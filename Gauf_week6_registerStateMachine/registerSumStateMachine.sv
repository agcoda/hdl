==> flow/design.v <==
module memStateMachine( input   logic[3:0]  data_in,      
                        input   logic       clk,
                        input   logic       reset,
                        output  logic[5:0]  sum_out      
);
    typedef enum logic[1:0]{S0, S1, S2, S3} stateType;
    stateType   state;
    stateType   nextState;
    logic[3:0]  we;
    logic[3:0]  data_out_1, data_out_2, data_out_3, data_out_4;
    register_4bit reg_1(data_in, we[0], clk, data_out_1);
    register_4bit reg_2(data_in, we[1], clk, data_out_2);
    register_4bit reg_3(data_in, we[2], clk, data_out_3);
    register_4bit reg_4(data_in, we[3], clk, data_out_4);
    always_ff @(posedge clk, posedge reset)
	begin
        if(reset)   state   <= S0;        
        else        state   <= nextState;
    end
    always_comb
	begin
	case(state)
            S0: 	nextState = S1;
            S1: 	nextState = S2;
            S2: 	nextState = S3;
            S3: 	nextState = S0;
	    default:	nextState = S0;
        endcase
	end
    always_ff @(negedge clk)
        begin
        case(state)
            S0:     we = 4'b0001;
            S1:     we = 4'b0010;
            S2:     we = 4'b0100;
            S3:     we = 4'b1000;
        endcase
    	end
    assign sum_out = data_out_1 + data_out_2 + data_out_3 + data_out_4;
endmodule
module register_4bit(   input   logic[3:0]  data_in,     
                        input   logic       we,     
                        input   logic       clk,
                        output  logic[3:0]  data_out
                    );
logic[3:0]  data_array;
always_ff @(posedge clk)
    data_out <= data_array;
always_ff @(posedge clk)
    if(we == 1'b1)  data_array <= data_in;
endmodule
=== Reports on memStateMachine ===
The steps from the RTL of memStateMachine to its reports follow in flow order.
Line numbers count from 1 in the design file above.
Operators: Yosys type, input widths -> output width; for muxes data width and select width s.
Cell names lack the library's common part.
The mark n/a stands for no value.

* Design top: memStateMachine
* Clock port: clk
* Standard-cell library: sky130hd
* Library corner: tt_025C_1v80

=== Word level ===
Source: Yosys, flattened and elaborated, memories not mapped. Widths are those after wreduce; folded enables and synchronous resets count as part of the registers. Registers that Yosys merges into a memory's read port (data or address) are not register bits. Print and check cells do not count. Equal cells are merged and count once.

* Bits of input ports: 6
* Bits in registers: 38
* Word-level cells: 19
* Output and inout bits: 6

* Eq/ne operators: 3
* Mux-type cells: 2
* Reduce/logical cells: 1
* Add/sub/neg operators: 3

{| class="wikitable"
|+ Operators by type and width
! operator !! count
|-
| $pmux 4 s4 || 1
|-
| $pmux 2 s4 || 1
|-
| $add 5x4->6 || 1
|-
| $add 6x4->6 || 1
|-
| $add 4x4->5 || 1
|-
| $eq 2x2->1 const B || 2
|-
| $eq 2x1->1 const B || 1
|-
| $logic_not 2->1 || 1
|}

=== Logic depth ===
Yosys ltp: most cells in a row. Word level: on the elaborated netlist, between registers, memories and ports. Mapped: between sequential cells and ports; inverters and the memories' decode and read muxes count.

* Depth in word-level cells: 3
* ABC_AREA: 1
* Gate-level depth with buffers: 9

=== After synthesis ===
Yosys stat after the flow's synthesis: flattened, memories mapped to cells. It holds for the ABC_AREA given above (unset counts as 0); a run with the other value may have another netlist.
Totals and module areas in this step are rounded.

{| class="wikitable"
|+ Cell types
! type !! count
|-
| edfxtp_1 || 16
|-
| dfxtp_1 || 20
|-
| fa_1 || 8
|-
| dfrtp_1 || 3
|-
| ha_1 || 5
|-
| inv_1 || 15
|-
| dfstp_2 || 1
|-
| nand2_1 || 4
|-
| nand3_1 || 3
|-
| clkbuf_1 || 3
|-
| a21oi_1 || 2
|-
| xor2_1 || 1
|-
| o21bai_1 || 1
|-
| nor3_1 || 1
|-
| nor2_1 || 1
|}

* Cell area after synthesis: 1300 sq um
* Standard cells after synthesis: 84
* Buffers: 3
* Sequential area: 980 sq um
* Flip-flop cells: 40

Record of 2 stored runs of the RTL-to-layout flow on memStateMachine, platform sky130hd. The runs are unordered. Constraints: input delay and output delay 20% of the set period each, output load 0.01 pF.
"reached clock period" = clock period - worst setup slack. The figure is calculated, with input and output delays left at 20% of the set period.
By "critical path time" is meant the share of the clock period that the worst setup path is allowed (20% is reserved at inputs, 20% at outputs), minus its slack. Clock arrival times at its registers enter into it.
By "total design power" is meant OpenSTA's value without simulated activity: inputs other than the clock are taken to toggle once in ten clock periods, and the tool carries that through the logic.
"critical path time" is given in steps of 10 ps.
The results are shown rounded.

=== Entry A ===
{| class="wikitable"
! Setting !! Value
|-
| period_ns || 4.04
|-
| CORE_UTILIZATION || 64
|-
| CORE_MARGIN || 3
|-
| CELL_PAD_IN_SITES_DETAIL_PLACEMENT || 1
|-
| TNS_END_PERCENT || 65
|-
| ABC_AREA || 1
|-
| GPL_TIMING_DRIVEN || 0
|-
| GPL_ROUTABILITY_DRIVEN || 0
|-
| CAP_MARGIN || 20
|-
| SLEW_MARGIN || 20
|}
Did not finish, placement stopped with DPL-0033.

=== Entry B ===
{| class="wikitable"
! Setting !! Value
|-
| period_ns || 2.62
|-
| CORE_UTILIZATION || 51
|-
| SETUP_SLACK_MARGIN || 0.44
|-
| PLACE_DENSITY_LB_ADDON || 0.14
|-
| CELL_PAD_IN_SITES_GLOBAL_PLACEMENT || 1
|-
| CELL_PAD_IN_SITES_DETAIL_PLACEMENT || 2
|-
| TNS_END_PERCENT || 30
|-
| GPL_TIMING_DRIVEN || 1
|-
| CTS_CLUSTER_SIZE || 56
|-
| SLEW_MARGIN || 25
|-
| CAP_MARGIN || 20
|-
| CORE_MARGIN || 2
|-
! Result !! Value
|-
| Utilization in the final report || 65%
|-
| Total design power || 1.2 mW
|-
| Setup total negative slack || -2700 ps
|-
| Area inside the die boundary || 3000 sq um
|-
| Netlist area reported by Yosys || 1300 sq um
|-
| Critical path time || 2820 ps
|-
| Critical path type || reg-to-output
|-
| Worst hold slack in the final report || 340 ps
|-
| Worst setup slack after layout || -720 ps
|-
| Standard-cell area after routing || 1600 sq um
|-
| Reached clock period || 3343 ps
|}
